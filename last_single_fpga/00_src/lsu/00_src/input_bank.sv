==> flow/design.v <==
module register_nor #(parameter WIDTH = 32)
(
    input logic rst, 
    input logic en,  
    input logic clk,    
    input logic [WIDTH-1:0] D,
    output logic [WIDTH-1:0] Q
);
    logic [WIDTH-1:0] D_in;
    always_comb begin
        if (en)
            D_in = D;
        else
            D_in = Q;
    end
    always_ff @(posedge clk or posedge rst) begin
        if (rst)
            Q <= 0;
        else
            Q <= D_in;
    end
endmodule
module mux_4to1 #(parameter WIDTH = 32)
(
    input wire [WIDTH-1:0] d0,     
    input wire [WIDTH-1:0] d1,     
    input wire [WIDTH-1:0] d2,     
    input wire [WIDTH-1:0] d3,     
    input wire [1:0] sel,          
    output reg [WIDTH-1:0] y       
);
always @(*) begin
    case (sel)
        2'b00: y = d0;  
        2'b01: y = d1;  
        2'b10: y = d2;  
        2'b11: y = d3;  
        default: y = d0;  
    endcase
end
endmodule
module input_bank (
    input wire [31:0] i_io_sw, i_lsu_addr, 
    input wire [3:0] i_io_btn,    
    input wire i_clk, i_rst,  i_lsu_wren, o_ACK,i_lsu_rden,  
    input wire [2:0] funct3,       
    output reg [31:0] input_buffer_out    
);
    wire [31:0] i_io_btn_in;
    reg [31:0] buttons_buf_out;
    reg [31:0] swiches_buf_out;
    reg [31:0] flag_buf_out;
    wire [31:0] ready;
    reg sw_en, btn_en, flag_en;
    reg [1:0] sel;  
    reg [31:0] read_data;
    wire [1:0] byte_offset;        
    wire read_en;
    wire [31:0] addr;
    assign i_io_btn_in = {28'b0, i_io_btn};
    assign byte_offset = i_lsu_addr[1:0];  
    assign addr = i_lsu_addr[31:0];  
    assign read_en = ~i_rst & i_lsu_rden;
    register_nor buttons_buf(
        .clk    (i_clk),
        .rst    (i_rst),
        .en     (1'b1),
        .D      (i_io_btn_in),
        .Q      (buttons_buf_out)
    );
    register_nor swiches_buf(
        .clk    (i_clk),
        .rst    (i_rst),
        .en     (1'b1),
        .D      (i_io_sw),
        .Q      (swiches_buf_out)
    );
    register_nor flag_buf(
        .clk    (i_clk),
        .rst    (i_rst | i_lsu_wren | read_en),
        .en     (o_ACK),
        .D      ({31'b0, o_ACK}),
        .Q      (flag_buf_out)
    );
    assign ready = flag_buf_out | {31'b0, o_ACK};
	always @(*) begin
    	sw_en = ~addr[15] & 
                   (addr[14] & addr[13] & addr[12] ) & 
                   (addr[11] &~addr[10] & ~addr[9] & ~addr[8] ) & (~addr[7] & ~addr[6] & ~addr[5] & ~addr[4])  & (~addr[3] & ~addr[2]);
    	btn_en = ~addr[15] & 
                    (addr[14] & addr[13] & addr[12] ) & 
                    ( addr[11] & ~addr[10] & ~addr[9] & ~addr[8]) & (~addr[7] & ~addr[6] & ~addr[5] & addr[4] ) & (~addr[3] & ~addr[2]);
    	flag_en = ~addr[15] & 
                     (addr[14] & addr[13] & addr[12] & addr[11]) & 
                     (~addr[10] & ~addr[9] & ~addr[8] & ~addr[7] & ~addr[6] & addr[5] & ~addr[4] & ~addr[3] & ~addr[2]);
    	sel[0] = ~flag_en & btn_en & ~sw_en;
    	sel[1] = flag_en & ~btn_en & ~sw_en;
	end
    mux_4to1 mux(
        .d0(swiches_buf_out),
        .d1(buttons_buf_out),
        .d2(ready),
        .d3(swiches_buf_out),
        .sel(sel),            
        .y(read_data)
    );
    always @(*) begin
        if (read_en) begin
            case (funct3)
                3'd0: begin  
                    case (byte_offset)
                        2'b00: input_buffer_out = {{24{read_data[7]}}, read_data[7:0]};     
                        2'b01: input_buffer_out = {{24{read_data[15]}}, read_data[15:8]};   
                        2'b10: input_buffer_out = {{24{read_data[23]}}, read_data[23:16]};  
                        2'b11: input_buffer_out = {{24{read_data[31]}}, read_data[31:24]};  
                        default: input_buffer_out = 32'b0;
                    endcase
                end
                3'd1: begin  
                    input_buffer_out = {{16{read_data[15]}}, read_data[15:0]};
                end
                3'd2: begin  
                    input_buffer_out = read_data;
                end
                3'd4: begin  
                    case (byte_offset)
                        2'b00: input_buffer_out = {24'b0, read_data[7:0]};    
                        2'b01: input_buffer_out = {24'b0, read_data[15:8]};   
                        2'b10: input_buffer_out = {24'b0, read_data[23:16]};  
                        2'b11: input_buffer_out = {24'b0, read_data[31:24]};  
                        default: input_buffer_out = 32'b0;
                    endcase
                end
                3'd5: begin  
                    input_buffer_out = {16'b0, read_data[15:0]};
                end
                default: begin
                    input_buffer_out = 32'b0;  
                end
            endcase
        end else begin
            input_buffer_out = 32'b0;  
        end
    end
endmodule
# Step by step through the tools: input_bank
# The steps from the RTL of input_bank to its reports follow in flow order.
# Line numbers count from 1 in the design file above.
# Library cell names are shortened.
# Not given: -
[design]
top = "input_bank"
clock = "i_clk"
cell_library = "sky130hd"
pvt_corner = "tt_025C_1v80"

# Word level
# Counts by Yosys on the flattened word-level netlist (proc, flatten, opt, wreduce; memories kept). Register bits leave out memories and registers merged into their read ports (data or address); mux counts leave out enables and synchronous resets folded into registers. Print and check cells are left out. Cells with the same type and inputs are merged into one.
[bits]
reg_bits = 37
in_bits = 76
wordCells = 71
[op_classes]
equal = 10
muxes = 5
logic = 49
reduce_logical = 4
[op_table]
columns = ["cell", "count"]
rows = [
  ["parallel mux 32 bit (select 4 bit)", 2],
  ["parallel mux 32 bit (select 5 bit)", 1],
  ["parallel mux 32 bit (select 3 bit)", 1],
  ["bitwise AND 1 bit", 32],
  ["two-way mux 32 bit", 1],
  ["NOT 1 bit", 14],
  ["== test 2 bit (second input constant)", 4],
  ["== test 3 bit (second input constant)", 2],
  ["== test 2 x 1 -> 1 bit (second input constant)", 2],
  ["logical NOT 2 bit", 2],
  ["bitwise OR 1 bit", 3],
  ["== test 3 x 1 -> 1 bit (second input constant)", 1],
  ["== test 3 x 2 -> 1 bit (second input constant)", 1],
  ["logical NOT 3 bit", 1],
  ["OR reduction 2 bit", 1],
]

# Logic depth
# Yosys ltp: most cells in a row. Word level: on the elaborated netlist, between registers, memories and ports. Mapped: between sequential cells and ports; inverters and the memories' decode and read muxes count.
[logic_depth]
depth_word = 19
abc_area = 0
ltp_mapped = 11

# Mapped cells and area
# Source: synth_stat.txt of the flow (Yosys; design flattened, memories mapped). It holds for the ABC_AREA given above (unset counts as 0); a run with the other value may have another netlist.
[by_type]
columns = ["cell", "count", "area_total_um2"]
rows = [
  ["dfrtp_1", 37, 925.888],
  ["nand2_1", 40, 150.144],
  ["nand3_1", 14, 70.067],
  ["mux2_2", 6, 67.565],
  ["a22oi_1", 8, 60.058],
  ["buf_6", 5, 56.304],
  ["o22ai_1", 6, 37.536],
  ["a21oi_1", 6, 30.029],
  ["nand3_2", 3, 30.029],
  ["nand3b_1", 4, 30.029],
  ["ha_1", 2, 25.024],
  ["nor2_4", 2, 22.522],
  ["a211oi_4", 1, 20.019],
  ["o21ai_0", 4, 20.019],
  ["buf_4", 2, 15.014],
  ["inv_1", 4, 15.014],
  ["nor2_1", 4, 15.014],
  ["nor3_1", 3, 15.014],
]
# Other cell types: 23; their cells: 25.
[synth_totals]
cells = 176
synth_area_um2 = 1816.7
sequential_area_um2 = 925.9
ff_cells = 37
buffers = 9
# The figures by module come from a second, unflattened synthesis with its own total; it is not the netlist above.
[unflattened]
hier_cells = 378
area_unflattened_um2 = 5709.2
# Each row is one instance without its submodules.
[modules]
columns = ["mod", "instances", "cells", "mod_area_um2"]
rows = [
  ["register_nor", 3, 69, 1348.8],
  ["input_bank", 1, 132, 848.3],
  ["mux_4to1", 1, 39, 814.5],
]

# Worst setup path after synthesis
# OpenSTA on the mapped netlist: ideal clock, no wires. The path of least setup slack (recovery checks aside). Input and output delay are each 20% of the period. Register names are those of the netlist, which keeps one name where synthesis merged equal registers.
[synth_timing]
kind = "input port to output port"
from = "input i_lsu_addr[8]"
to = "output input_buffer_out[0]"
clock_period_ns = 4.61
in_delay_ns = 0.922
t_arrival_ns = 2.681
required_time_ns = 3.688
setup_slack_ns = 1.007
delay_ns = 1.759
path_stages = 8
synth_period_reached_ns = 3.603
# "delay_ns" is the arrival time less input delay plus setup time.
# A path that ends at an output port has no setup time.
# "path_stages": output pins that drive a net of the path, with the launching flip-flop's if there is one; two outputs of one cell count as two.
# "synth_period_reached_ns" is the clock period less the worst setup slack; recovery checks do not enter. This is arithmetic on one report: input and output delays are still those of the set period (20% each).
# The rows between start and end are the longest chain of elaborated cells between them; the timing report does not say that the signal goes this way. Where chains are equally long, one stands for them.
# A line is the first line of the expression or statement that the cell stems from. Yosys adds cells for indexed reads and writes and turns some case tables into memories.
[synth_via]
cell_sequence = "nor4_1 > and4_1 > nand3b_1 > ha_1 > buf_4 > nand3b_1 > or4_1 > o21ai_0"
elab_chain_len = 18
cone_cells = 32
classes_between = "3 x eq/ne; 5 x mux; 22 x logic; 2 x reduce/logical"
[synth_lines]
columns = ["item", "line_no", "text"]
rows = [
  ["from (decl)", 43, "input wire [31:0] i_io_sw, i_lsu_addr,"],
  ["NOT 1 bit", 95, "(~addr[10] & ~addr[9] & ~addr[8] & ~addr[7] & ~addr[6] & addr[5] & ~addr[4] & ~addr[3] & ~addr[2]);"],
  ["bitwise AND 1 bit (7 in a row)", 95, ""],
  ["bitwise AND 1 bit", 93, "flag_en = ~addr[15] &"],
  ["NOT 1 bit", 96, "sel[0] = ~flag_en & btn_en & ~sw_en;"],
  ["bitwise AND 1 bit (2 in a row)", 96, ""],
  ["logical NOT 2 bit", 33, "case (sel)"],
  ["OR reduction 2 bit", "-", ""],
  ["parallel mux 32 bit (select 3 bit)", 33, ""],
  ["parallel mux 32 bit (select 4 bit)", 126, "case (byte_offset)"],
  ["parallel mux 32 bit (select 5 bit)", 109, "case (funct3)"],
  ["two-way mux 32 bit", 108, "if (read_en) begin"],
  ["to (decl)", 47, "output reg [31:0] input_buffer_out"],
]

# Timing after layout
# Path of least setup slack in the final report of run 1 (OpenROAD, finished layout, wires in). Where an end is a register, its clock arrival counts in the times.
[layout_timing]
kind = "input port to output port"
from = "input i_lsu_addr[12]"
to = "output input_buffer_out[11]"
clock_period_ns = 1.97
in_delay_ns = 0.39
t_arrival_ns = 2.51
required_time_ns = 1.58
setup_slack_ns = -0.94
path_stages = 14
# The rows between start and end are the longest chain of elaborated cells between them; the timing report does not say that the signal goes this way. Where chains are equally long, one stands for them.
[layout_via]
cell_sequence = "clkdlybuf4s15_1 > and4b_1 > and4_1 > nand3b_1 > inv_2 > ha_4 > buf_6 > nand3b_1 > buf_4 > a21oi_4 > buf_12 > nand2_2 > nand2_4 > buf_6"
elab_chain_len = 14
cone_cells = 26
classes_between = "3 x eq/ne; 4 x mux; 17 x logic; 2 x reduce/logical"
[layout_lines]
columns = ["item", "line_no", "text"]
rows = [
  ["from (decl)", 43, "input wire [31:0] i_io_sw, i_lsu_addr,"],
  ["bitwise AND 1 bit", 91, "(addr[14] & addr[13] & addr[12] ) &"],
  ["bitwise AND 1 bit (4 in a row)", 90, "btn_en = ~addr[15] &"],
  ["NOT 1 bit", 97, "sel[1] = flag_en & ~btn_en & ~sw_en;"],
  ["bitwise AND 1 bit (2 in a row)", 97, ""],
  ["logical NOT 2 bit", 33, "case (sel)"],
  ["OR reduction 2 bit", "-", ""],
  ["parallel mux 32 bit (select 3 bit)", 33, ""],
  ["parallel mux 32 bit (select 4 bit)", 111, "case (byte_offset)"],
  ["parallel mux 32 bit (select 5 bit)", 109, "case (funct3)"],
  ["two-way mux 32 bit", 108, "if (read_en) begin"],
  ["to (decl)", 47, "output reg [31:0] input_buffer_out"],
]

# Below are 2 stored runs of the flow (Yosys, OpenROAD; platform sky130hd) on input_bank, each with its settings and what was measured, unordered. Constraints: input delay and output delay 20% of the set period each, output load 0.01 pF.
# "period_reached_ns": clock period set for the run, less the worst setup slack. It is reckoned from that one timing run; input and output delays stay at 20% of the period that was set.
# "worst_path_allowed_less_slack_ns" is the time allowed to the run's worst setup path (the clock period less input and output delay, where it has them) less its slack. Clock arrival times count: a late capture clock shortens it, a late launch clock lengthens it.
# "fin_power_mw" rests on the timing tool's default activity at the inputs, not on a simulated workload.

[[run]]
name = "run 1"
[run.settings]
period_ns = 1.97
CORE_UTILIZATION = 29
HOLD_SLACK_MARGIN = 0.06
CELL_PAD_IN_SITES_DETAIL_PLACEMENT = 1
TNS_END_PERCENT = 20
ABC_AREA = 0
CTS_CLUSTER_SIZE = 63
CTS_CLUSTER_DIAMETER = 166
MIN_ROUTING_LAYER = "met2"
MAX_ROUTING_LAYER = "met5"
CAP_MARGIN = 20
CORE_MARGIN = 2
SLEW_MARGIN = 20
[run.results]
synth_chip_area_um2 = 1816.7
dieArea_um2 = 6913.9
finish.stdcell_area_um2 = 3634.7
finish.utilization_pct = 60.7
fin_ws_ns = -0.936
setupTns_ns = -27.904
fin_power_mw = 1.759
period_reached_ns = 2.906
worst_path_allowed_less_slack_ns = 2.12
path_kind = "input port to output port"

[[run]]
name = "run 2"
[run.settings]
period_ns = 4.48
CORE_UTILIZATION = 32
SETUP_SLACK_MARGIN = 0.31
PLACE_DENSITY = 0.39
SLEW_MARGIN = 5
CAP_MARGIN = 20
CORE_MARGIN = 2
[run.results]
synth_chip_area_um2 = 1816.7
dieArea_um2 = 6295.6
finish.stdcell_area_um2 = 3150.5
finish.utilization_pct = 57.2
fin_ws_ns = 0.426
setupTns_ns = 0.000
fin_power_mw = 0.7390
period_reached_ns = 4.054
worst_path_allowed_less_slack_ns = 2.26
path_kind = "input port to output port"
