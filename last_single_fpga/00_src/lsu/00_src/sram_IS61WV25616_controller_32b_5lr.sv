==> flow/design.v <==
module sram_IS61WV25616_controller_32b_5lr (
  input  logic [17:0]   i_ADDR   ,
  input  logic [31:0]   i_WDATA  ,
  input  logic [ 3:0]   i_BMASK  ,
  input  logic          i_WREN   ,
  input  logic          i_RDEN   ,
  output logic [31:0]   o_RDATA  ,
  output logic          o_ACK    ,
  output logic [17:0]   SRAM_ADDR,
  output  logic [15:0]   SRAM_DQ  ,
  output logic          SRAM_CE_N,
  output logic          SRAM_WE_N,
  output logic          SRAM_LB_N,
  output logic          SRAM_UB_N,
  output  logic          SRAM_OE_N,
  input logic i_clk,
  input logic i_reset
);
  typedef enum logic [2:0] {
      StIdle
    , StWrite
    , StWriteAck
    , StRead0
    , StRead1
    , StRead2
    , StRead3
    , StReadAck
  } sram_state_e;
  sram_state_e sram_state_d;
  sram_state_e sram_state_q;
  logic [17:0] addr_d;
  logic [17:0] addr_q;
  logic [31:0] wdata_d;
  logic [31:0] wdata_q;
  logic [31:0] rdata_d;
  logic [31:0] rdata_q;
  logic [ 3:0] bmask_d;
  logic [ 3:0] bmask_q;
  always_comb begin : proc_detect_state
    case (sram_state_q)
      StIdle, StWriteAck, StReadAck: begin
        if (i_WREN ~^ i_RDEN) begin
          sram_state_d = StIdle;
          addr_d       = addr_q;
          wdata_d      = wdata_q;
          rdata_d      = rdata_q;
          bmask_d      = bmask_q;
        end
        else begin
          sram_state_d = i_WREN ? StWrite : StRead0;
          addr_d       = i_ADDR & 18'h3FFFE;
          wdata_d      = i_WREN ? i_WDATA : wdata_q;
          rdata_d      = rdata_q;
          bmask_d      = i_BMASK;
        end
      end
      StWrite: begin
        sram_state_d = StWriteAck;
        addr_d       = addr_q | 18'h1;
        wdata_d      = wdata_q;
        rdata_d      = rdata_q;
        bmask_d      = bmask_q;
      end
      StRead0: begin
        sram_state_d = StRead1;
        addr_d       = addr_q;
        wdata_d      = wdata_q;
        rdata_d      = {rdata_q[31:16], SRAM_DQ};
        bmask_d      = bmask_q;
      end
      StRead1: begin
        sram_state_d = StRead2;
        addr_d       = addr_q | 18'h1;
        wdata_d      = wdata_q;
        rdata_d      = {rdata_q[31:16], SRAM_DQ};
        bmask_d      = bmask_q;
      end
      StRead2: begin
        sram_state_d = StRead3;
        addr_d       = addr_q;
        wdata_d      = wdata_q;
        rdata_d      = {SRAM_DQ, rdata_q[15:0]};
        bmask_d      = bmask_q;
      end
      StRead3: begin
        sram_state_d = StReadAck;
        addr_d       = addr_q;
        wdata_d      = wdata_q;
        rdata_d      = {SRAM_DQ, rdata_q[15:0]};
        bmask_d      = bmask_q;
      end
      default: begin
        sram_state_d = StIdle;
        addr_d       = '0;
        wdata_d      = '0;
        rdata_d      = '0;
        bmask_d      = '0;
      end
    endcase
  end
  always_ff @(posedge i_clk) begin
    if (!i_reset) begin
      sram_state_q <= StIdle;
    end
    else begin
      sram_state_q <= sram_state_d;
    end
  end
  always_ff @(posedge i_clk) begin
    if (!i_reset) begin
      addr_q  <= '0;
      wdata_q <= '0;
      rdata_q <= '0;
      bmask_q <= 4'b0000;
    end
    else begin
      addr_q  <= addr_d;
      wdata_q <= wdata_d;
      rdata_q <= rdata_d;
      bmask_q <= bmask_d;
    end
  end
  always_comb begin : proc_output
    SRAM_ADDR = addr_q;
    SRAM_DQ   = 'z;
    SRAM_WE_N = 1'b1;
    SRAM_CE_N = 1'b1;
    case (sram_state_q)
      StWrite, StRead0, StRead1: begin
        {SRAM_UB_N, SRAM_LB_N} = ~bmask_q[1:0];
      end
      StWriteAck, StRead2, StRead3, StReadAck: begin
        {SRAM_UB_N, SRAM_LB_N} = ~bmask_q[3:2];
      end
      default: begin
        {SRAM_UB_N, SRAM_LB_N} = ~bmask_q[1:0];
      end
    endcase
    if (sram_state_q == StWrite) begin
      SRAM_DQ   = wdata_q[15:0];
      SRAM_WE_N = 1'b0;
    end
    if (sram_state_q == StWriteAck) begin
      SRAM_DQ   = wdata_q[31:16];
      SRAM_WE_N = 1'b0;
    end
    if (sram_state_q != StIdle) begin
      SRAM_CE_N = 1'b0;
    end
  end
  assign o_RDATA = rdata_q;
  assign o_ACK  = (sram_state_q == StWriteAck) || (sram_state_q == StReadAck);
endmodule : sram_IS61WV25616_controller_32b_5lr
* From RTL to reports: sram_IS61WV25616_controller_32b_5lr
What the tools print for sram_IS61WV25616_controller_32b_5lr, step after step. Line numbers count from 1 in the design file above. Operators carry their Yosys type and port widths (W data, S select, Z words). Library cell names are shortened. A cell with -- has no value.
Set-up: top sram_IS61WV25616_controller_32b_5lr, clock i_clk, library sky130hd, library corner tt_025C_1v80

* After elaboration
Counts by Yosys on the flattened word-level netlist (proc, flatten, opt, wreduce; memories kept). Register bits leave out memories and registers merged into their read ports (data or address). Print and check cells are left out. Cells with the same type and inputs are merged into one.
Storage and ports: register bits 89, input bits 58, output and inout bits 72, elaborated cells 59
Operators by class: equal/unequal tests 9, mux-type cells 17, bitwise operators 9, reductions and logical operators 17
Operator list (count):
- $mux W32 | 3
- $pmux W32 S2 | 1
- $pmux W18 S2 | 1
- $mux W16 | 2
- $pmux W3 S6 | 1
- $mux W18 | 1
- $eq A3 B3 Y1 const B | 4
- $reduce_and A2 Y1 | 4
- $reduce_or A4 Y1 | 2
- $mux W4 | 2
- $not A1 Y1 | 6
- $reduce_or A2 Y1 | 3
- $eq A3 B2 Y1 const B | 2
- $reduce_and A3 Y1 | 2
- $reduce_or A3 Y1 | 2
- $mux W2 | 3
- $reduce_or A5 Y1 | 1
- $ne A2 B2 Y1 const B | 2
- $not A2 Y2 | 2
- $eq A3 B1 Y1 const B | 1
- $logic_not A3 Y1 | 1
- $reduce_bool A3 Y1 | 1
- $mux W1 | 3
- $xnor A1 B1 Y1 | 1
- $logic_or A1 B1 Y1 | 1

* Depth
Yosys ltp: most cells in a row. Word level: on the elaborated netlist, between registers, memories and ports. Mapped: between sequential cells and ports; inverters and the memories' decode and read muxes count.
Depth: depth in word-level cells 4, ABC_AREA 0, depth in mapped cells 7, mapped depth without buffers 5

* After synthesis
The flow's flattened synthesis, as Yosys stat reports it; memories are mapped. The netlist is that of the ABC_AREA named above (0 if unset); the other value can give another one.
Mapped netlist: mapped cells 484, synthesis area 4269.1 um^2, sequential area 1781.7 um^2, flip-flops 89, buffer cells 48
Cell types:
- dfxtp_1 | count 89, total area 1.78E+03 um^2
- mux2i_1 | count 34, total area 340.326 um^2
- nand2_1 | count 70, total area 262.752 um^2
- a21oi_1 | count 42, total area 210.202 um^2
- o221a_2 | count 17, total area 191.434 um^2
- o31a_1 | count 17, total area 148.893 um^2
- mux2_2 | count 12, total area 135.13 um^2
- clkbuf_1 | count 32, total area 120.115 um^2
- o21a_1 | count 16, total area 120.115 um^2
- nand3_1 | count 23, total area 115.11 um^2
- a21boi_0 | count 15, total area 112.608 um^2
- and3_1 | count 15, total area 93.84 um^2
- nor3_1 | count 18, total area 90.086 um^2
- o21ai_0 | count 16, total area 80.077 um^2
- inv_1 | count 21, total area 78.826 um^2
- buf_12 | count 3, total area 60.058 um^2
- mux2_1 | count 4, total area 45.043 um^2
- buf_2 | count 5, total area 25.024 um^2
Other cell types: 25; their cells: 35.

* Worst setup path after synthesis
Source: OpenSTA report_checks on the synthesized netlist (no wires, ideal clock, input and output delay 20% of the period each), path of least setup slack; recovery checks are left aside. Register names are those of the netlist, which keeps one name where synthesis merged equal registers.
Timing after synthesis: path kind in2reg, from input port i_WREN, to register wdata_q[0], clock period 2.08 ns, input delay 0.416 ns, setup time 0.072 ns, launch time at the first pin 0.416 ns, arrival 1.892 ns, data required time 2.008 ns, slack 0.116 ns, path delay 1.548 ns, stages on the path 7, path buffers 2, synthesis period reached 1.964 ns
"path delay" is the arrival time less input delay plus setup time. "stages on the path" counts driving pins, that of a launching flip-flop among them; a cell with two outputs on the path counts twice. "synthesis period reached" is the clock period less the worst setup slack; recovery checks do not enter. This is arithmetic on one report: input and output delays are still those of the set period (20% each). Between the ends stands the longest chain of elaborated cells between them, by number of cells; it is not shown to be the way that was timed. Of several equally long chains one is given. Each line given opens the expression or statement behind the cell; cells for indexed reads and writes are added by Yosys, which also makes memories of some case tables.
On the way, after synthesis: cells stage by stage inv_1 -> ha_1 -> or3_1 -> buf_6 -> a21oi_4 -> buf_12 -> mux2i_1, cells in the longest elaborated chain 3, elaborated cells between the ends (all ways) 7, RTL lines with such cells 3, classes of those cells eq/ne: 2; mux: 3; logic: 1; reduce/logical: 1
RTL lines, path after synthesis:
- start: declaration | line 5 | input  logic          i_WREN   ,
- $mux W32 | line 52 | wdata_d      = i_WREN ? i_WDATA : wdata_q;
- $mux W32 | line 42 | if (i_WREN ~^ i_RDEN) begin
- $mux W32 | line 40 | case (sram_state_q)
- end: assignment | line 112 | wdata_q <= '0;
- end: assignment | line 118 | wdata_q <= wdata_d;
- end: declaration | line 34 | logic [31:0] wdata_q;

* Worst path after layout
From the final timing report of job 2: the path of least setup slack in the routed layout; clock arrival at registers is part of the times.
Timing post-layout: path kind reg2out, from register sram_state_q[0], to output port SRAM_DQ[13], clock period 1.64 ns, external output delay 0.33 ns, launch time at the first pin 0.35 ns, arrival 1.72 ns, data required time 1.31 ns, slack -0.41 ns, stages on the path 6, path buffers 2
Between the ends stands the longest chain of elaborated cells between them, by number of cells; it is not shown to be the way that was timed. Of several equally long chains one is given.
On the way, post-layout: cells stage by stage dfxtp_2 -> or2_4 -> nor2_4 -> buf_8 -> mux2_4 -> buf_6, cells in the longest elaborated chain 3, elaborated cells between the ends (all ways) 4, classes of those cells eq/ne: 2; mux: 2
RTL lines, path post-layout:
- start: declaration | line 30 | sram_state_e sram_state_q;
- start: assignment | line 103 | sram_state_q <= StIdle;
- start: assignment | line 106 | sram_state_q <= sram_state_d;
- $eq A3 B1 Y1 | line 139 | if (sram_state_q == StWrite) begin
- $mux W16 | line 139
- $mux W16 | line 143 | if (sram_state_q == StWriteAck) begin
- end: declaration | line 10 | output  logic [15:0]   SRAM_DQ  ,

Data sheet: physical implementation of sram_IS61WV25616_controller_32b_5lr

Top module sram_IS61WV25616_controller_32b_5lr; platform sky130hd; tools Yosys and OpenROAD; 2 stored runs in no particular order. Input and output delays are each 20% of the period that was set; the output load is 0.01 pF.
"reached clock period" means the clock period less the worst setup slack. The figure is calculated, with input and output delays left at 20% of the set period.
"critical path time" = time allowed to the worst setup path (clock period - input delay - output delay, where it has them) - its slack; a late launch clock adds to it, a late capture clock takes from it.
"total power of the final layout" rests on the timing tool's default activity at the inputs, not on a simulated workload.

[job 1] flow files
==> flow/run.sh <==
#!/bin/bash
# the make line also repeats the synthesis and layout settings of config.mk as NAME=value (left out here)
make -C /OpenROAD-flow-scripts/flow DESIGN_CONFIG=/design/flow/config.mk WORK_HOME=/design/flow/orfs CLKGATE_MAP_FILE= finish
==> flow/config.mk <==
export PLATFORM = sky130hd
export DESIGN_NAME = sram_IS61WV25616_controller_32b_5lr
export DESIGN_NICKNAME = sram_IS61WV25616_controller_32b_5lr
export VERILOG_FILES = /design/flow/design.v
export SDC_FILE = /design/flow/constraint.sdc
export NUM_CORES = 4
export LEC_CHECK = 0
export ABC_AREA = 0
export CAP_MARGIN = 20
export CORE_ASPECT_RATIO = 0.95
export CORE_MARGIN = 3
export CORE_UTILIZATION = 63
export CTS_CLUSTER_SIZE = 93
export GPL_ROUTABILITY_DRIVEN = 1
export GPL_TIMING_DRIVEN = 1
export PLACE_DENSITY_LB_ADDON = 0.1
export SLEW_MARGIN = 20
==> flow/constraint.sdc <==
create_clock -name core_clock -period 1.57 [get_ports {i_clk}]
set_input_delay 0.3140 -clock core_clock [delete_from_list [all_inputs] [get_ports {i_clk}]]
set_output_delay 0.3140 -clock core_clock [all_outputs]
set_load 0.01 [all_outputs]

[job 1] result: no results, clock tree synthesis failed with DPL-0038

[job 2] flow files
==> flow/run.sh <==
#!/bin/bash
# the make line also repeats the synthesis and layout settings of config.mk as NAME=value (left out here)
make -C /OpenROAD-flow-scripts/flow DESIGN_CONFIG=/design/flow/config.mk WORK_HOME=/design/flow/orfs CLKGATE_MAP_FILE= finish
==> flow/config.mk <==
export PLATFORM = sky130hd
export DESIGN_NAME = sram_IS61WV25616_controller_32b_5lr
export DESIGN_NICKNAME = sram_IS61WV25616_controller_32b_5lr
export VERILOG_FILES = /design/flow/design.v
export SDC_FILE = /design/flow/constraint.sdc
export NUM_CORES = 4
export LEC_CHECK = 0
export CAP_MARGIN = 20
export CORE_MARGIN = 2
export CORE_UTILIZATION = 46
export CTS_CLUSTER_SIZE = 31
export MAX_ROUTING_LAYER = met4
export PLACE_DENSITY_LB_ADDON = 0.1
export SETUP_SLACK_MARGIN = -0.01
export SLEW_MARGIN = 40
==> flow/constraint.sdc <==
create_clock -name core_clock -period 1.64 [get_ports {i_clk}]
set_input_delay 0.3280 -clock core_clock [delete_from_list [all_inputs] [get_ports {i_clk}]]
set_output_delay 0.3280 -clock core_clock [all_outputs]
set_load 0.01 [all_outputs]

[job 2] result: reached clock period 2.050 ns; worst hold slack in the final report 0.387 ns; critical path time 1.72 ns; kind of the worst setup path reg2out; full die area 10,067.1 um^2; total power of the final layout 5.308 mW; setup slack of the critical path -0.410 ns; area of the synthesized netlist 4,269.1 um^2; standard-cell area of the final layout 6,486.2 um^2; utilization after layout 71.2%; final setup TNS -6.832 ns
